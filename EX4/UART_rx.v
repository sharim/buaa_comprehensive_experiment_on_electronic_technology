==> flow/design.v <==
module UART_rx
#(
    parameter CLK_FRE     = 50    ,  
	parameter BAUD_RATE   = 115200,  
    parameter DATA_WIDTH  = 8     ,  
    parameter PARITY_MODE = "none",  
    parameter STOP_WIDTH  = 1        
)
(
    input                       clk      ,  
    input                       rst_n    ,  
    input                       rx_enable,  
    input                       rx_pin   ,  
    output reg                  rx_error ,  
    output reg                  rx_done  ,  
    output reg [DATA_WIDTH-1:0] rx_data     
);
    localparam CYCLE = CLK_FRE * 100_0000 / BAUD_RATE;
    localparam S_IDLE   = 5'b0_0001;  
    localparam S_START  = 5'b0_0010;  
    localparam S_DATA   = 5'b0_0100;  
    localparam S_PARITY = 5'b0_1000;  
    localparam S_STOP   = 5'b1_0000;  
    reg [4:0] state     ;  
    reg [4:0] next_state;  
    reg [15:0] cycle_cnt;  
    reg [ 2:0] bit_cnt  ;  
    reg                  rx_parity_bit ;  
    reg [DATA_WIDTH-1:0] rx_data_latch ;  
    reg  rx_delay_1;  
    reg  rx_delay_2;  
    wire rx_negedge = &{~rx_delay_1, rx_delay_2};  
    always @(posedge clk or negedge rst_n) begin
        if (!rst_n) {rx_delay_1, rx_delay_2} <= 2'b0;
        else {rx_delay_1, rx_delay_2} <= {rx_pin, rx_delay_1};
    end
    always @(posedge clk or negedge rst_n) begin: FSM_STATE__STATE_TRANSITION
        if (!rst_n) state <= S_IDLE    ;
        else        state <= next_state;
    end
    always @(*) begin: FSM_STATE__NEXT_STATE_DECODE
        case (state)
        S_IDLE:
            if (rx_negedge && rx_enable) next_state = S_START;
            else                         next_state = S_IDLE ;
        S_START:
            if (cycle_cnt == CYCLE - 1) next_state = S_DATA ;
            else                        next_state = S_START;
        S_DATA:
            if (cycle_cnt == CYCLE - 1 && bit_cnt == DATA_WIDTH - 1)
                if (PARITY_MODE == "none") next_state = S_STOP  ;  
                else                       next_state = S_PARITY;  
            else
                next_state = S_DATA;
        S_PARITY:
            if (cycle_cnt == CYCLE - 1) next_state = S_STOP  ;
            else                        next_state = S_PARITY;
        S_STOP:
            if (cycle_cnt == (CYCLE * STOP_WIDTH) / 2 - 1) next_state = S_IDLE;
            else                                           next_state = S_STOP;
        default:
            next_state = S_IDLE;
        endcase
    end
    always @(posedge clk or negedge rst_n) begin: FSM_COUNTER__CYCLE_COUNTER
        if (!rst_n) cycle_cnt <= 'b0;
        else if (next_state != state || (state == S_DATA && cycle_cnt == CYCLE - 1))
            cycle_cnt <= 0;
        else cycle_cnt <= cycle_cnt + 1;
    end
    always @(posedge clk or negedge rst_n) begin: FSM_COUNTER__BIT_COUNTER
        if (!rst_n) bit_cnt <= 0;
        else if (state == S_DATA)
            if (cycle_cnt == CYCLE - 1) bit_cnt <= bit_cnt + 1;
            else                        bit_cnt <= bit_cnt    ;
        else bit_cnt <= 0;
    end
    always @(posedge clk or negedge rst_n) begin: FSM_LATCH__RX_DATA_LATCH
        if (!rst_n) rx_data_latch <= 0;
        else if (state == S_DATA && cycle_cnt == CYCLE / 2 - 1)
            rx_data_latch[bit_cnt] <= rx_pin;
        else rx_data_latch <= rx_data_latch;
    end
    always @(posedge clk or negedge rst_n) begin: FSM_LATCH__RX_PARITY_BIT
        if (!rst_n) rx_parity_bit <= 1'b1;
        else
            case (PARITY_MODE)
                "even", "odd": rx_parity_bit <= rx_pin;
                default      : rx_parity_bit <= 1'b1  ;
            endcase
    end
    always @(posedge clk or negedge rst_n) begin: FSM_OUTPUT__RX_DONE
        if (!rst_n) rx_done <= 1'b0;
        else if (state == S_IDLE)
            if (rx_enable && rx_negedge) rx_done <= 1'b0;
            else                         rx_done <= 1'b1;
        else if (state == S_STOP && next_state != state)
            rx_done <= 1'b1;
    end
    always @(posedge clk or negedge rst_n) begin: FSM_OUTPUT__RX_ERROR
        if (!rst_n) rx_error <= 1'b0;
        else if (state == S_IDLE)
            if (rx_enable && rx_negedge) rx_error <= 1'b0;
            else rx_error <= check(PARITY_MODE, rx_data_latch, rx_parity_bit);
        else if (state == S_STOP && next_state != state)
            rx_error <= check(PARITY_MODE, rx_data_latch, rx_parity_bit);
    end
    always @(posedge clk or negedge rst_n) begin: FSM_OUTPUT__RX_DATA
        if (!rst_n) rx_data <= 'b0;
        else if (state == S_STOP && next_state != state)
            rx_data <= rx_data_latch;
    end
    function reg check;
        input [4*8-1       :0] parity_mode;
        input [DATA_WIDTH-1:0] data       ;
        input                  parity_bit ;
        begin
            case (parity_mode)
                "even" : check = ~(^{data, parity_bit});
                "odd"  : check = ^{data, parity_bit}   ;
                default: check = 1'b0                  ;
            endcase
        end
    endfunction
endmodule  
Step by step through the tools: UART_rx
What the tools print for UART_rx, step after step.
Lines are those of the file above, counted from 1.
Operators carry their Yosys type and port widths (W data, S select, Z words).
Not given: n/a
- top module: UART_rx
- clock port: clk
- standard-cell library: sky130hd
- timing corner: tt_025C_1v80

Elaborated design
Source: Yosys, flattened and elaborated, memories not mapped. Widths are those after wreduce. Registers that Yosys merges into a memory's read port (data or address) are not register bits. Print and check cells do not count. Equal cells are merged and count once.
- noted bits in registers: 44
- input bits: 4
- noted output and inout port bits: 10
- noted elaborated cells: 50
- add/sub/neg operators: 3
- noted equal/unequal tests: 10
- noted shifts and indexed selects: 2
- noted muxes and demuxes: 14
- bitwise logic cells at 4
- noted reduce/logical cells: 8
- operator list (kind ; number):
    $pmux W5 S5 ; 1
    $add A16 B1 Y16 const B ; 1
    $eq A16 B8 Y1 const B ; 1
    $eq A16 B9 Y1 const B ; 1
    $mux W16 ; 1
    $mux W5 ; 3
    $mux W3 ; 3
    $shift A1 B4 Y8 ; 1
    $shift A1 B4 Y8 const A ; 1
    $and A8 B8 Y8 ; 1
    $or A8 B8 Y8 ; 1
    $not A8 Y8 ; 1
    $logic_and A1 B1 Y1 ; 5
    $eq A5 B1 Y1 const B ; 1
    $eq A5 B2 Y1 const B ; 1
    $eq A5 B3 Y1 const B ; 1
    $eq A5 B4 Y1 const B ; 1
    $ne A5 B5 Y1 ; 1
    $eq A5 B5 Y1 const B ; 1
    $mux W1 ; 5
    $neg A3 Y4 ; 1
    $add A3 B1 Y3 const B ; 1
    $eq A3 B3 Y1 const B ; 1
    $ne A2 B2 Y1 const B ; 1
    $reduce_and A2 Y1 ; 1
    $reduce_bool A2 Y1 ; 1
    $mux W2 ; 1
    $logic_or A1 B1 Y1 ; 1
    $not A1 Y1 ; 1

Depth
Longest topological path by Yosys (ltp), each cell counted once; first at word level (registers and memories cut), then after technology mapping (sequential cells cut; the memories' decode and read muxes count).
- depth after elaboration: 9
- noted ABC_AREA: 0
- mapped depth: 9

Netlist
Source: synth_stat.txt of the flow (Yosys; design flattened, memories mapped). It holds for the ABC_AREA given above (unset counts as 0); a run with the other value may have another netlist.
- mapped cells: 205
- cell area after synthesis at 2234.6 sq um
- sequential part of the area: 1077.3 sq um
- flip-flop cells: 43
- noted buffer cells: 10
- cell types (cell ; number ; area in all (sq um)):
    sky130_fd_sc_hd__dfrtp_1 ; 42 ; 1.05E+03
    sky130_fd_sc_hd__mux2_2 ; 10 ; 112.608
    sky130_fd_sc_hd__nor3_1 ; 19 ; 95.091
    sky130_fd_sc_hd__ha_1 ; 7 ; 87.584
    sky130_fd_sc_hd__xor2_1 ; 9 ; 78.826
    sky130_fd_sc_hd__xnor2_1 ; 8 ; 70.067
    sky130_fd_sc_hd__nor2_1 ; 15 ; 56.304
    sky130_fd_sc_hd__nand3_1 ; 10 ; 50.048
    sky130_fd_sc_hd__nor4_4 ; 2 ; 42.541
    sky130_fd_sc_hd__nand4_1 ; 6 ; 37.536
    sky130_fd_sc_hd__o21ai_0 ; 7 ; 35.034
    sky130_fd_sc_hd__nand3b_1 ; 4 ; 30.029
    sky130_fd_sc_hd__dfstp_2 ; 1 ; 26.275
    sky130_fd_sc_hd__inv_1 ; 7 ; 26.275
    sky130_fd_sc_hd__a21oi_1 ; 5 ; 25.024
    sky130_fd_sc_hd__buf_4 ; 3 ; 22.522
    sky130_fd_sc_hd__nor3b_1 ; 3 ; 22.522
    sky130_fd_sc_hd__or4_4 ; 2 ; 22.522
Not listed: further types 32, cells in them 45.

Path before layout
Source: OpenSTA report_checks on the synthesized netlist (no wires, ideal clock, input and output delay 20% of the period each), path of least setup slack; recovery checks are left aside. Register names are those of the netlist, which keeps one name where synthesis merged equal registers.
- kind: register to register
- from: register cycle_cnt[12]
- to: register rx_data_latch[4]
- period: 2.46 ns
- time at the first pin: 0.000 ns
- noted arrival: 2.102 ns
- noted required time: 2.332 ns
- path slack: 0.230 ns
- delay of the path at 2.230 ns
- driving pins on the path at 6
- path buffers at 0
- noted synthesis period reached: 2.23 ns
"delay of the path" is the arrival time less input delay plus setup time.
"driving pins on the path": output pins that drive a net of the path, with the launching flip-flop's if there is one; two outputs of one cell count as two.
"synthesis period reached" = period - worst setup slack (recovery checks aside). The figure is calculated, with input and output delays left at 20% of the set period.
Between the ends stands the longest chain of elaborated cells between them, by number of cells; it is not shown to be the way that was timed. Of several equally long chains one is given.
A line is the first line of the expression or statement that the cell stems from. Yosys adds cells for indexed reads and writes and turns some case tables into memories.
At most two assigning lines are given for a register; there are more.
- path through: sky130_fd_sc_hd__dfrtp_1 > sky130_fd_sc_hd__or4_4 > sky130_fd_sc_hd__nor4_4 > sky130_fd_sc_hd__nand3_2 > sky130_fd_sc_hd__nor4_2 > sky130_fd_sc_hd__mux2_1
- cells in the longest elaborated chain: 2
- RTL lines, path post-synthesis (what ; line ; RTL):
    from (decl) ; 26 ; reg [15:0] cycle_cnt;
    from (assign) ; 66 ; if (!rst_n) cycle_cnt <= 'b0;
    from (assign) ; 69 ; else cycle_cnt <= cycle_cnt + 1;
    $eq A16 B8 Y1 ; 80 ; else if (state == S_DATA && cycle_cnt == CYCLE / 2 - 1)
    $logic_and A1 B1 Y1 ; 80 ;
    to (assign) ; 81 ; rx_data_latch[bit_cnt] <= rx_pin;
    to (assign) ; 82 ; else rx_data_latch <= rx_data_latch;
    to (decl) ; 29 ; reg [DATA_WIDTH-1:0] rx_data_latch ;

Timing after layout
From the final timing report of job 1: the path of least setup slack in the routed layout; clock arrival at registers is part of the times.
- kind: register to register
- from: register cycle_cnt[2]
- to: register rx_data_latch[4]
- period: 3.68 ns
- time at the first pin: 0.28 ns
- noted arrival: 2.64 ns
- noted required time: 3.85 ns
- path slack: 1.21 ns
- driving pins on the path at 6
- path buffers at 0
Between the ends stands the longest chain of elaborated cells between them, by number of cells; it is not shown to be the way that was timed. Of several equally long chains one is given.
At most two assigning lines are given for a register; there are more.
- path through: sky130_fd_sc_hd__dfrtp_1 > sky130_fd_sc_hd__or4_4 > sky130_fd_sc_hd__nor4_4 > sky130_fd_sc_hd__nand3_2 > sky130_fd_sc_hd__nor4_2 > sky130_fd_sc_hd__mux2_1
- cells in the longest elaborated chain: 2
- RTL lines, path post-layout (what ; line ; RTL):
    from (decl) ; 26 ; reg [15:0] cycle_cnt;
    from (assign) ; 66 ; if (!rst_n) cycle_cnt <= 'b0;
    from (assign) ; 69 ; else cycle_cnt <= cycle_cnt + 1;
    $eq A16 B8 Y1 ; 80 ; else if (state == S_DATA && cycle_cnt == CYCLE / 2 - 1)
    $logic_and A1 B1 Y1 ; 80 ;
    to (assign) ; 81 ; rx_data_latch[bit_cnt] <= rx_pin;
    to (assign) ; 82 ; else rx_data_latch <= rx_data_latch;
    to (decl) ; 29 ; reg [DATA_WIDTH-1:0] rx_data_latch ;

FLOW RESULTS
============

Measured results for UART_rx: 2 stored runs of the Yosys and OpenROAD flow on sky130hd. The settings differ; the order carries no meaning. The constraints put input and output delay at 20% of the set period each and load the outputs with 0.01 pF.
By "critical setup path time" is meant the share of the clock period that the worst setup path is allowed (20% is reserved at inputs, 20% at outputs), minus its slack. Clock arrival times at its registers enter into it.

Job 1

==> flow/run.sh <==
#!/bin/bash
# the make line also repeats the synthesis and layout settings of config.mk as NAME=value (left out here)
make -C /OpenROAD-flow-scripts/flow DESIGN_CONFIG=/design/flow/config.mk WORK_HOME=/design/flow/orfs CLKGATE_MAP_FILE= finish
==> flow/config.mk <==
export PLATFORM = sky130hd
export DESIGN_NAME = UART_rx
export DESIGN_NICKNAME = UART_rx
export VERILOG_FILES = /design/flow/design.v
export SDC_FILE = /design/flow/constraint.sdc
export NUM_CORES = 4
export LEC_CHECK = 0
export CAP_MARGIN = 30
export CELL_PAD_IN_SITES_GLOBAL_PLACEMENT = 1
export CORE_MARGIN = 2
export CORE_UTILIZATION = 16
export CTS_CLUSTER_DIAMETER = 81
export CTS_CLUSTER_SIZE = 76
export GPL_ROUTABILITY_DRIVEN = 0
export GPL_TIMING_DRIVEN = 0
export SLEW_MARGIN = 20
==> flow/constraint.sdc <==
create_clock -name core_clock -period 3.68 [get_ports {clk}]
set_input_delay 0.7360 -clock core_clock [delete_from_list [all_inputs] [get_ports {clk}]]
set_output_delay 0.7360 -clock core_clock [all_outputs]
set_load 0.01 [all_outputs]

Measured in job 1:
- noted the synthesized cell area: 2234.6 sq um
- die area: 14928.0 sq um
- noted the final utilization: 0.202
- worst slack on setup checks at 1.209 ns
- total negative setup slack at 0.000 ns
- noted the final worst hold slack: 0.371 ns
- noted the critical setup path time: 2.47 ns
- type of the worst setup path: register to register

Job 2

==> flow/run.sh <==
#!/bin/bash
# the make line also repeats the synthesis and layout settings of config.mk as NAME=value (left out here)
make -C /OpenROAD-flow-scripts/flow DESIGN_CONFIG=/design/flow/config.mk WORK_HOME=/design/flow/orfs CLKGATE_MAP_FILE= finish
==> flow/config.mk <==
export PLATFORM = sky130hd
export DESIGN_NAME = UART_rx
export DESIGN_NICKNAME = UART_rx
export VERILOG_FILES = /design/flow/design.v
export SDC_FILE = /design/flow/constraint.sdc
export NUM_CORES = 4
export LEC_CHECK = 0
export CAP_MARGIN = 10
export CORE_ASPECT_RATIO = 0.56
export CORE_MARGIN = 3
export CORE_UTILIZATION = 44
export CTS_CLUSTER_DIAMETER = 39
export CTS_CLUSTER_SIZE = 20
export GPL_ROUTABILITY_DRIVEN = 1
export MAX_ROUTING_LAYER = met4
export PLACE_DENSITY_LB_ADDON = 0.19
export SETUP_SLACK_MARGIN = 0.83
export SLEW_MARGIN = 20
export TNS_END_PERCENT = 5
==> flow/constraint.sdc <==
create_clock -name core_clock -period 2.97 [get_ports {clk}]
set_input_delay 0.5940 -clock core_clock [delete_from_list [all_inputs] [get_ports {clk}]]
set_output_delay 0.5940 -clock core_clock [all_outputs]
set_load 0.01 [all_outputs]

Measured in job 2:
- noted the synthesized cell area: 2234.6 sq um
- die area: 6006.0 sq um
- noted the final utilization: 0.607
- worst slack on setup checks at 0.576 ns
- total negative setup slack at 0.000 ns
- noted the final worst hold slack: 0.372 ns
- noted the critical setup path time: 2.39 ns
- type of the worst setup path: register to register
